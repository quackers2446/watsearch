==> flow/design.v <==
`timescale 1ns/1ps
package common_pkg;
parameter int DEFAULT_X_W       = 2;
parameter int DEFAULT_Y_W       = 2;
parameter int DEFAULT_YMAX      = 1 << DEFAULT_X_W;
parameter int DEFAULT_XMAX      = 1 << DEFAULT_Y_W;
parameter int DEFAULT_D_W       = 32; 
parameter int DEFAULT_VC_W      = 3;                   
parameter int DEFAULT_A_W       = DEFAULT_X_W + DEFAULT_Y_W;
parameter int DEFAULT_VC_FIFO_DEPTH = 32; 
endpackage : common_pkg
`timescale 1ns/1ps
module dor #(
	parameter X_W	= 2,	 
	parameter Y_W	= 2,	 
    parameter X = 0,
    parameter Y = 0
) (
    input  logic [X_W-1:0] n_x,
    input  logic [Y_W-1:0] n_y,
    input  logic n_v,
    input  logic [X_W-1:0] w_x,
    input  logic [Y_W-1:0] w_y,
    input  logic w_v,
    input  logic [X_W-1:0] i_x,
    input  logic [Y_W-1:0] i_y,
    input  logic i_v,
    output logic e_v,
    output logic s_v,
    output logic o_v,
    output logic n2s,
    output logic w2s,
    output logic w2e,
    output logic i_ack
);
logic n_local , w_local , i_local;   
logic w_pref_s, i_pref_s;            
logic s_busy,   e_busy;        
assign n_local = (n_x == X_W'(X)) && (n_y == Y_W'(Y));
assign w_local = (w_x == X_W'(X)) && (w_y == Y_W'(Y));
assign i_local = (i_x == X_W'(X)) && (i_y == Y_W'(Y));
assign w_pref_s = (w_x == X_W'(X));
assign i_pref_s = (i_x == X_W'(X));
always_comb begin
    e_v = 0;  s_v = 0;  o_v = 0;
    n2s = 0;  w2s = 0;  w2e = 0;
    i_ack = 0;
    s_busy = 0;
    e_busy = 0;
    if (n_v) begin
        if (n_local)  o_v = 1;
        else          s_v = 1;
        n2s   = 1;
        s_busy = 1;
    end
    if (w_v) begin
        if (w_local && !s_busy) begin          
            o_v   = 1;
            w2s   = 1;
            s_busy = 1;
        end
        else if (w_pref_s && !s_busy) begin     
            s_v   = 1;
            w2s   = 1;
            s_busy = 1;
        end
        else begin                              
            e_v   = 1;
            w2e   = 1;
            e_busy = 1;
        end
    end
    if (i_v) begin
        if (!s_busy && (i_local || i_pref_s)) begin
            if (i_local)  o_v = 1;   
            else          s_v = 1;
            i_ack = 1;
            s_busy = 1;
        end
        else if (!e_busy && !i_pref_s) begin
            e_v   = 1;
            i_ack = 1;
            e_busy = 1;
        end
    end
end
endmodule
`timescale 1ns/1ps
module torus_switch #(
  parameter X_W	= 2,	 
  parameter Y_W	= 2,	 
  parameter D_W	= 32,	 
  parameter X = 2,
  parameter Y = 2
) (
	input  logic clk,		 
	input  logic rst,		 
	input  logic n_in_v,	         
	input  logic [X_W-1:0] n_in_x,	 
	input  logic [Y_W-1:0] n_in_y,	 
	input  logic [D_W-1:0] n_in_data,	 
	input  logic w_in_v,	         
	input  logic [X_W-1:0] w_in_x,	 
	input  logic [Y_W-1:0] w_in_y,	 
	input  logic [D_W-1:0] w_in_data,	 
	input  logic i_v,	         
	input  logic [X_W-1:0] i_x,	     
	input  logic [Y_W-1:0] i_y,	     
	input  logic [D_W-1:0] i_data,	 
	output logic i_ack,		 
	output logic o_v,		 
	output logic s_out_v,
	output logic [X_W-1:0] s_out_x,	 
	output logic [Y_W-1:0] s_out_y,	 
	output logic [D_W-1:0] s_out_data,	 
	output  logic      e_out_v,
	output  [X_W-1:0] e_out_x,
	output  [Y_W-1:0] e_out_y,
	output  [D_W-1:0] e_out_data,
	output logic done
);
localparam int MSG_W = X_W + Y_W + D_W;
logic                 n_v_r, w_v_r;
logic [X_W-1:0]       n_x_r, w_x_r;
logic [Y_W-1:0]       n_y_r, w_y_r;
logic [D_W-1:0]       n_d_r, w_d_r;
logic s_out_v_r , e_out_v_r ;
logic [X_W-1:0] s_out_x_r , e_out_x_r ;
logic [Y_W-1:0] s_out_y_r , e_out_y_r ;
logic [D_W-1:0] s_out_d_r , e_out_d_r ;
assign s_out_v   = s_out_v_r;
assign e_out_v   = e_out_v_r;
assign s_out_x   = s_out_x_r;
assign s_out_y   = s_out_y_r;
assign s_out_data= s_out_d_r;
assign e_out_x   = e_out_x_r;
assign e_out_y   = e_out_y_r;
assign e_out_data= e_out_d_r;
always_ff @(posedge clk) begin
	if (rst) begin
		n_v_r <= 0;  w_v_r <= 0;
		n_x_r <= 0;	 w_x_r <= 0;
		n_y_r <= 0;  w_y_r <= 0;
		n_d_r <= 0;  w_d_r <= 0;
	end else begin
		n_v_r <= n_in_v;  w_v_r <= w_in_v;
		n_x_r <= n_in_x;  w_x_r <= w_in_x;
		n_y_r <= n_in_y;  w_y_r <= w_in_y;
		n_d_r <= n_in_data; w_d_r <= w_in_data;
	end
end
wire [MSG_W-1:0] n_msg = {n_x_r, n_y_r, n_d_r};
wire [MSG_W-1:0] w_msg = {w_x_r, w_y_r, w_d_r};
wire [MSG_W-1:0] i_msg = {i_x   , i_y   , i_data};
logic e_v, s_v, o_v_r;
logic n2s, w2s, w2e;
dor #(.X_W(X_W), .Y_W(Y_W), .X(X), .Y(Y)) dor_i (
	.n_x(n_x_r), .n_y(n_y_r), .n_v(n_v_r),
	.w_x(w_x_r), .w_y(w_y_r), .w_v(w_v_r),
	.i_x(i_x),   .i_y(i_y),   .i_v(i_v),
	.e_v(e_v), .s_v(s_v), .o_v(o_v_r),
	.n2s(n2s), .w2s(w2s), .w2e(w2e),
	.i_ack(i_ack)
);
wire [MSG_W-1:0] south_bits;
wire [MSG_W-1:0] east_bits;
genvar b;
generate
	for (b = 0; b < MSG_W; b = b + 1) begin : gen_xbar
		torus_xbar_1b xbar (
			.w2e (w2e),
			.w2s (w2s),
			.n2s (n2s),
			.ni   (n_msg[b]),
			.wi   (w_msg[b]),
			.pi   (i_msg[b]),
			.so   (south_bits[b]),
			.eo   (east_bits[b])
		);
	end
endgenerate
always_ff @(posedge clk) begin
    if (rst) begin
        s_out_v_r <= 1'b0;
        e_out_v_r <= 1'b0;
        o_v       <= 1'b0;
        s_out_x_r <= '0;  s_out_y_r <= '0;  s_out_d_r <= '0;
        e_out_x_r <= '0;  e_out_y_r <= '0;  e_out_d_r <= '0;
    end
    else begin
        s_out_v_r <= s_v;
        e_out_v_r <= e_v;
        o_v       <= o_v_r;
        {s_out_x_r, s_out_y_r, s_out_d_r} <= south_bits;
        {e_out_x_r, e_out_y_r, e_out_d_r} <= east_bits;
    end
end
  assign done = !(o_v_r | e_out_v_r | s_out_v_r | o_v | s_out_v | e_out_v | n_v_r | w_v_r | i_v | n_in_v | w_in_v);
endmodule
`timescale 1ns/1ps
module torus_xbar_1b
(
	input logic w2e,
	input logic w2s,
	input logic n2s,
	input logic ni,
	input logic wi,
	input logic pi,
	output logic so,
	output logic eo
);
assign so = n2s ? ni : w2s ? wi : pi;     
assign eo = w2e ? wi : pi;
endmodule
==> Reports on torus_switch <==
The steps from the RTL of torus_switch to its reports follow in flow order.
Lines are those of the file above, counted from 1.
Cell names lack the library's common part.
{ "inputs": {"design": "torus_switch", "clock_port": "clk", "cell_library": "sky130hd", "pvt_corner": "tt_025C_1v80"} }

==> Word-level counts <==
Source: Yosys, flattened and elaborated, memories not mapped. Widths are those after wreduce; folded enables and synchronous resets count as part of the registers. Registers that Yosys merges into a memory's read port (data or address) are not register bits. Print and check cells do not count. Equal cells are merged and count once.
{ "op_classes": {"n_mux": 139, "equal": 6, "n_reduce_logical": 13, "logic": 10} }
{ "ops": {"columns": ["cell", "count"], "rows": [
  ["2-to-1 mux 1 bit", 139],
  ["equality test 2 bit (second input constant)", 6],
  ["OR 1 bit", 10],
  ["logical AND 1 bit", 7],
  ["zero test 1 bit", 5],
  ["logical OR 1 bit", 1]
]} }
{ "bits": {"reg_bits": 149, "inputBits": 113, "wordCells": 185, "out_inout_bits": 77} }

==> Longest topological paths <==
Longest topological path by Yosys (ltp), each cell counted once; first at word level (registers and memories cut), then after technology mapping (sequential cells cut; the memories' decode and read muxes count).
{ "depth": {"depth_word": 21, "ABC_AREA": 0, "mapped_depth": 6} }

==> Netlist <==
Yosys stat after the flow's synthesis: flattened, memories mapped to cells. It holds for the ABC_AREA given above (unset counts as 0); a run with the other value may have another netlist.
The area totals of this step are shown rounded.
{ "by_type": {"columns": ["cell_type", "count"], "rows": [
  ["dfxtp_1", 149],
  ["nor2b_1", 75],
  ["a311oi_1", 34],
  ["nand2_1", 71],
  ["a21oi_1", 39],
  ["nand3_1", 35],
  ["o21ai_0", 32],
  ["nor2_1", 36],
  ["clkbuf_1", 28],
  ["buf_6", 6],
  ["buf_2", 7],
  ["o21ai_1", 5],
  ["nor3b_4", 1],
  ["and3b_1", 2],
  ["a211oi_1", 2],
  ["a22oi_1", 2],
  ["or4_1", 2],
  ["nand2b_1", 2]
]} }
Other cell types: 14; their cells: 18.
{ "synth_totals": {"stdcells": 546, "ff_cells": 149, "buf_cells": 45, "mapped_area_mm2": 0.0051} }
By module: a second synthesis without flattening, with its own total; a netlist apart from the flattened one above.
{ "hier_totals": {"hier_cells": 479, "area_unflattened_mm2": 0.0054} }
Each row is one instance without its submodules.
{ "by_module": {"columns": ["module", "cells", "n_inst", "area_mm2", "mod_seq_area_mm2"], "rows": [
  ["torus_switch", 317, 1, 0.004, 0.003],
  ["torus_xbar_1b", 4, 36, 0.000034, 0],
  ["dor", 18, 1, 0.00015, 0]
]} }

==> Path before layout <==
OpenSTA on the mapped netlist: ideal clock, no wires. The path of least setup slack (recovery checks aside). Input and output delay are each 20% of the period. Register names are those of the netlist, which keeps one name where synthesis merged equal registers.
{ "synth_timing": {"path_type": "reg-to-output", "start": "register n_v_r", "end": "output port i_ack", "output_delay_ns": 0.314, "path_stages": 6, "arrival_time_ns": 1.259, "path_buffers": 2, "period_ns": 1.57, "path_delay_ns": 1.259, "path_slack_ns": -0.003, "required_ns": 1.256, "launch_ns": 0.000, "synth_period_reached_ns": 1.573} }
"path_delay_ns" = arrival - input delay + setup time.
At an output port there is no setup time.
"path_stages": output pins that drive a net of the path, with the launching flip-flop's if there is one; two outputs of one cell count as two.
"synth_period_reached_ns" = period - worst setup slack (recovery checks aside). The figure is calculated, with input and output delays left at 20% of the set period.
Between the ends stands the longest chain of elaborated cells between them, by number of cells; it is not shown to be the way that was timed. Of several equally long chains one is given.
Each line given opens the expression or statement behind the cell; cells for indexed reads and writes are added by Yosys, which also makes memories of some case tables.
{ "synth_via": {"path_cell_list": "dfxtp_1 buf_6 or3b_1 buf_2 a21boi_1 o21a_1", "elab_chain_cells": 11, "cells_between": 17, "cone_classes": "mux (10); reduce/logical (7)"} }
{ "synth_rtl": {"columns": ["item", "line_no", "rtl"], "rows": [
  ["from (decl)", 123, "logic                 n_v_r, w_v_r;"],
  ["from (assign)", 141, "n_v_r <= 0; w_v_r <= 0;"],
  ["from (assign)", 146, "n_v_r <= n_in_v; w_v_r <= w_in_v;"],
  ["2-to-1 mux 1 bit", 50, "if (n_v) begin"],
  ["zero test 1 bit", 62, "else if (w_pref_s && !s_busy) begin"],
  ["logical AND 1 bit", 62, null],
  ["2-to-1 mux 1 bit", 62, null],
  ["2-to-1 mux 1 bit", 57, "if (w_local && !s_busy) begin"],
  ["2-to-1 mux 1 bit", 56, "if (w_v) begin"],
  ["zero test 1 bit", 80, "else if (!e_busy && !i_pref_s) begin"],
  ["logical AND 1 bit", 80, null],
  ["2-to-1 mux 1 bit", 80, null],
  ["2-to-1 mux 1 bit", 74, "if (!s_busy && (i_local || i_pref_s)) begin"],
  ["2-to-1 mux 1 bit", 73, "if (i_v) begin"],
  ["to (decl)", 110, "output logic i_ack,"]
]} }

==> Timing after layout <==
Path of least setup slack in the final report of flow run A (OpenROAD, finished layout, wires in). Where an end is a register, its clock arrival counts in the times.
{ "layout_timing": {"path_type": "reg-to-output", "start": "register w_x_r[0]", "end": "output port i_ack", "path_slack_ns": -0.23, "required_ns": 1.26, "output_delay_ns": 0.32, "launch_ns": 0.42, "path_stages": 5, "path_buffers": 1, "arrival_time_ns": 1.49, "period_ns": 1.58} }
Between the ends stands the longest chain of elaborated cells between them, by number of cells; it is not shown to be the way that was timed. Of several equally long chains one is given.
{ "layout_via": {"path_cell_list": "dfxtp_2 or3b_4 a21boi_2 o21a_1 buf_6", "elab_chain_cells": 10, "cells_between": 17, "cone_classes": "eq/ne (1); mux (9); reduce/logical (7)"} }
{ "layout_rtl": {"columns": ["item", "line_no", "rtl"], "rows": [
  ["from (decl)", 124, "logic [X_W-1:0]       n_x_r, w_x_r;"],
  ["from (assign)", 142, "n_x_r <= 0; w_x_r <= 0;"],
  ["from (assign)", 147, "n_x_r <= n_in_x; w_x_r <= w_in_x;"],
  ["equality test 2 bit", 42, "assign w_pref_s = (w_x == X_W'(X));"],
  ["logical AND 1 bit", 62, "else if (w_pref_s && !s_busy) begin"],
  ["2-to-1 mux 1 bit", 62, null],
  ["2-to-1 mux 1 bit", 57, "if (w_local && !s_busy) begin"],
  ["2-to-1 mux 1 bit", 56, "if (w_v) begin"],
  ["zero test 1 bit", 80, "else if (!e_busy && !i_pref_s) begin"],
  ["logical AND 1 bit", 80, null],
  ["2-to-1 mux 1 bit", 80, null],
  ["2-to-1 mux 1 bit", 74, "if (!s_busy && (i_local || i_pref_s)) begin"],
  ["2-to-1 mux 1 bit", 73, "if (i_v) begin"],
  ["to (decl)", 110, "output logic i_ack,"]
]} }

Appendix: measured runs

Stored flow runs of torus_switch (2 of them; Yosys, OpenROAD, sky130hd). They differ in their settings and are not a sequence. Constraints: input delay and output delay 20% of the set period each, output load 0.01 pF.
"clock period achieved" = clock period - worst setup slack. The figure is calculated, with input and output delays left at 20% of the set period.
"time used up by the worst setup path" means the part of the period allowed to the worst setup path (the constraints hold back 20% at inputs and 20% at outputs) less its slack; where the path has registers, the arrival times of their clocks count too.
"power consumption" is the tool's figure for a default switching activity; nothing was simulated.
Results are given in rounded form.

==> flow run A: settings <==
{ "period_ns": 1.58, "CORE_UTILIZATION": 29, "SETUP_SLACK_MARGIN": 0.14, "PLACE_DENSITY_LB_ADDON": 0.18, "CELL_PAD_IN_SITES_GLOBAL_PLACEMENT": 1, "TNS_END_PERCENT": 80, "ABC_AREA": 0, "GPL_TIMING_DRIVEN": 1, "CTS_CLUSTER_SIZE": 69, "MAX_ROUTING_LAYER": "met5", "CAP_MARGIN": 20, "CORE_MARGIN": 2, "SLEW_MARGIN": 20 }
==> flow run A: results <==
die footprint: 0.019 mm^2
setup TNS: -0.45 ns
worst setup slack after layout: -0.23 ns
power consumption: 9.2 mW
area of the synthesized netlist: 0.0051 mm^2
clock period achieved: 1.806 ns
utilization of the finished layout: 49%
time used up by the worst setup path: 1.49 ns
worst setup path type: reg-to-output
worst hold slack in the final report: 0.16 ns

==> flow run B: settings <==
{ "period_ns": 2.14, "CORE_UTILIZATION": 68, "PLACE_DENSITY_LB_ADDON": 0.08, "CELL_PAD_IN_SITES_DETAIL_PLACEMENT": 1, "TNS_END_PERCENT": 50, "ABC_AREA": 1, "CTS_CLUSTER_DIAMETER": 21, "MIN_ROUTING_LAYER": "met1", "CAP_MARGIN": 20, "CORE_MARGIN": 2, "SLEW_MARGIN": 20 }
==> flow run B: results <==
stopped before the end: placement reported FLW-0024

==> flow/design.v <==
`timescale 1ns/1ps
package common_pkg;
parameter int DEFAULT_X_W       = 2;
parameter int DEFAULT_Y_W       = 2;
parameter int DEFAULT_YMAX      = 1 << DEFAULT_X_W;
parameter int DEFAULT_XMAX      = 1 << DEFAULT_Y_W;
parameter int DEFAULT_D_W       = 32; 
parameter int DEFAULT_VC_W      = 3;                   
parameter int DEFAULT_A_W       = DEFAULT_X_W + DEFAULT_Y_W;
parameter int DEFAULT_VC_FIFO_DEPTH = 32; 
endpackage : common_pkg
`timescale 1ns/1ps
module fifo32 #(
    parameter int       DEPTH32     = 4, 
    parameter int       WIDTH       = 32,
    parameter int       RLATENCY    = 0 
) (
    input   logic clk,
    input   logic rst,
    input   logic               i_push,
    output  logic               o_full,
    input   logic [WIDTH-1:0]   i_wdata,
    input   logic               i_pop,
    output  logic               o_empty,
    output  logic [WIDTH-1:0]   o_rdata
);
localparam int DEPTH = DEPTH32 * 32; 
generate
    logic [WIDTH-1:0]           fifo_data [DEPTH-1:0]; 
    logic [$clog2(DEPTH)-1:0]   fifo_head, fifo_tail, next_fifo_head, next_fifo_tail;
    always_comb begin
        next_fifo_head = fifo_head + ($clog2(DEPTH))'(1);
        next_fifo_tail = fifo_tail + ($clog2(DEPTH))'(1);
    end
    always_ff @(posedge clk) begin
        if (rst) begin
            o_full  <= 1'b0;
            o_empty <= 1'b1;
        end else begin
            if (i_push && i_pop) begin
                o_full  <= (next_fifo_head + ($clog2(DEPTH))'(1)) == next_fifo_tail;
                o_empty <=  next_fifo_head                        == next_fifo_tail;
            end else if (i_push) begin
                o_full  <= (next_fifo_head + ($clog2(DEPTH))'(1)) ==      fifo_tail;
                o_empty <=  next_fifo_head                        ==      fifo_tail;
            end else if (i_pop) begin
                o_full  <=  next_fifo_head                        == next_fifo_tail;
                o_empty <=       fifo_head                        == next_fifo_tail;
            end
        end
    end
    always_ff @(posedge clk) begin
        if (rst) begin
            fifo_head   <= '0;
            fifo_tail   <= '0;
        end else begin
            if (i_push) begin
                fifo_head <= next_fifo_head;
            end
            if (i_pop) begin
                fifo_tail <= next_fifo_tail;
            end
        end
    end
    always_ff @(posedge clk) begin
        if (i_push) begin
            fifo_data[fifo_head] <= i_wdata; 
        end
    end
    if (RLATENCY == 0) begin : gen_rlatency0
        assign o_rdata = fifo_data[fifo_tail]; 
    end : gen_rlatency0
    else begin : gen_rlatency1
        always_ff @(posedge clk) begin
            if (i_pop) begin
                o_rdata <= fifo_data[fifo_tail]; 
            end
        end
    end : gen_rlatency1
endgenerate
endmodule : fifo32
-- Reports on fifo32
The steps from the RTL of fifo32 to its reports follow in flow order.
Line numbers count from 1 in the design file above.
Library cell names are shortened.
Not given: --
- design top: fifo32
- clock input: clk
- library: sky130hd
- timing corner: tt_025C_1v80

-- After elaboration
Source: Yosys, flattened and elaborated, memories not mapped. Widths are those after wreduce. Print and check cells do not count. Equal cells are merged and count once.
Yosys's memory passes give these memory sizes; they may raise the number of words (mostly to a power of two), join words into wider ones and drop unused or constant bits.
- elaborated cells at 26
- noted flip-flop bits (word level): 16
- noted word width x clocked read ports: 32
- memories kept at 1
- bits in writable memories at 4096
- output and inout port bits at 34
- memory list (name ; depth ; width ; rd ports ; wr ports ; line ; RTL):
    fifo_data ; 128 ; 32 ; 1 ; 1 ; 29 ; logic [WIDTH-1:0]           fifo_data [DEPTH-1:0];
- add/sub/neg operators: 3
- equal/unequal tests: 5
- muxes and demuxes: 11
- reduce/logical cells at 2
- operators by type and width (operator ; number):
    == test 7 bit ; 5
    two-way mux 32 bit ; 1
    adder 7 x 1 -> 7 bit (second input constant) ; 3
    two-way mux 7 bit ; 3
    two-way mux 1 bit ; 7
    nonzero test 3 bit ; 1
    logical AND 1 bit ; 1

-- Depth
Depth = most cells in a row (Yosys ltp): at word level without a register or memory, in the mapped netlist without a sequential cell, where the memories' decode and read muxes count.
- depth after elaboration at 5
- noted ABC_AREA: 0
- noted gate-level depth with buffers: 9
- mapped depth without buffers: 8

-- After synthesis
Yosys stat after the flow's synthesis: flattened, memories mapped to cells. It holds for the ABC_AREA given above (unset counts as 0); a run with the other value may have another netlist.
Totals and module areas in this step are rounded.
- buffers: 326
- noted sequential part of the area: 0.1235 mm^2
- noted standard cells after synthesis: 6118
- flip-flop cells: 4119
- mapped area at 0.1571 mm^2
- cell types (cell ; number):
    edfxtp_1 ; 4096
    mux4_2 ; 1344
    clkbuf_1 ; 196
    nor2_1 ; 151
    dfxtp_1 ; 23
    buf_2 ; 86
    mux2_2 ; 32
    xnor2_1 ; 25
    xor2_1 ; 21
    buf_1 ; 39
    nand2_1 ; 26
    xnor3_1 ; 4
    ha_1 ; 7
    nand3_1 ; 16
    nor2b_1 ; 8
    nand4_1 ; 7
    nor4_1 ; 4
    xor3_1 ; 1
Other cell types: 20; their cells: 32.

-- Worst setup path after synthesis
Source: OpenSTA report_checks on the synthesized netlist (no wires, ideal clock, input and output delay 20% of the period each), path of least setup slack; recovery checks are left aside. Register names are those of the netlist, which keeps one name where synthesis merged equal registers.
- kind: reg2out
- from: register (name not given)
- to: output port o_rdata[10]
- noted period: 5.3 ns
- data arrival time at 2.877 ns
- noted delay of the path: 2.877 ns
- noted buffers on the path: 3
- noted output delay: 1.060 ns
- noted driving pins on the path: 8
- setup slack: 1.363 ns
- period reached after synthesis at 3.937 ns
"delay of the path" is the arrival time less input delay plus setup time.
A path that ends at an output port has no setup time.
"driving pins on the path" counts driving pins, that of a launching flip-flop among them; a cell with two outputs on the path counts twice.
"period reached after synthesis" = period - worst setup slack (recovery checks aside). The figure is calculated, with input and output delays left at 20% of the set period.
- cells stage by stage: dfxtp_1 > buf_2 > buf_2 > buf_1 > mux4_2 > mux4_2 > mux4_2 > mux2_2
- RTL lines, path post-synthesis (what ; line ; RTL):
    to (decl) ; 25 ; output  logic [WIDTH-1:0]   o_rdata
No chain of elaborated cells between the ends is given.

-- Timing after layout
From the final timing report of flow run 1: the path of least setup slack in the routed layout; clock arrival at registers is part of the times.
- kind: reg2out
- from: register (name not given)
- to: output port o_rdata[25]
- noted buffers on the path: 7
- noted period: 2.27 ns
- setup slack: -2.67 ns
- data arrival time at 4.49 ns
- noted driving pins on the path: 12
- noted output delay: 0.45 ns
- cells stage by stage: dfxtp_2 > buf_12 > buf_16 > buf_16 > buf_12 > buf_12 > buf_12 > mux4_2 > mux4_2 > mux4_2 > mux2_4 > buf_6
- RTL lines, path post-layout (what ; line ; RTL):
    to (decl) ; 25 ; output  logic [WIDTH-1:0]   o_rdata
No chain of elaborated cells between the ends is given.

Subject: flow runs of fifo32

Hi,

Module fifo32, platform sky130hd: 2 stored runs of the flow (Yosys, OpenROAD) with differing settings, in no particular order. Input and output delays are each 20% of the period that was set; the output load is 0.01 pF.
"clock period reached": clock period set for the run, less the worst setup slack. It is reckoned from that one timing run; input and output delays stay at 20% of the period that was set.
"time on the worst setup path" is the time allowed to the run's worst setup path (the clock period less input and output delay, where it has them) less its slack. Clock arrival times count: a late capture clock shortens it, a late launch clock lengthens it.
Measured values are rounded.

Flow run 1
Settings were period_ns = 2.27; CORE_UTILIZATION = 61; SETUP_SLACK_MARGIN = -0.05; PLACE_DENSITY_LB_ADDON = 0.05; CORE_MARGIN = 5; ABC_AREA = 0; GPL_TIMING_DRIVEN = 0; GPL_ROUTABILITY_DRIVEN = 0; CTS_CLUSTER_DIAMETER = 270; CAP_MARGIN = 20; SLEW_MARGIN = 20
- area of the synthesized netlist: 0.1571 mm^2
- noted the die area: 0.2678 mm^2
- final design utilization: 73.2 %
- smallest setup slack at -2.672 ns
- setup total negative slack: -99.28 ns
- worst hold slack after layout: 0.088 ns
- clock period reached at 4.942 ns
- time on the worst setup path at 4.49 ns
- kind of the worst setup path: reg2out

Flow run 2
Settings were period_ns = 3.4; CAP_MARGIN = 20; CORE_MARGIN = 2; CORE_UTILIZATION = 40; SLEW_MARGIN = 20
- area of the synthesized netlist: 0.1571 mm^2
- noted the die area: 0.3978 mm^2
- final design utilization: 47.9 %
- smallest setup slack at -1.724 ns
- setup total negative slack: -53.13 ns
- worst hold slack after layout: 0.155 ns
- clock period reached at 5.124 ns
- time on the worst setup path at 4.44 ns
- kind of the worst setup path: reg2out

Regards
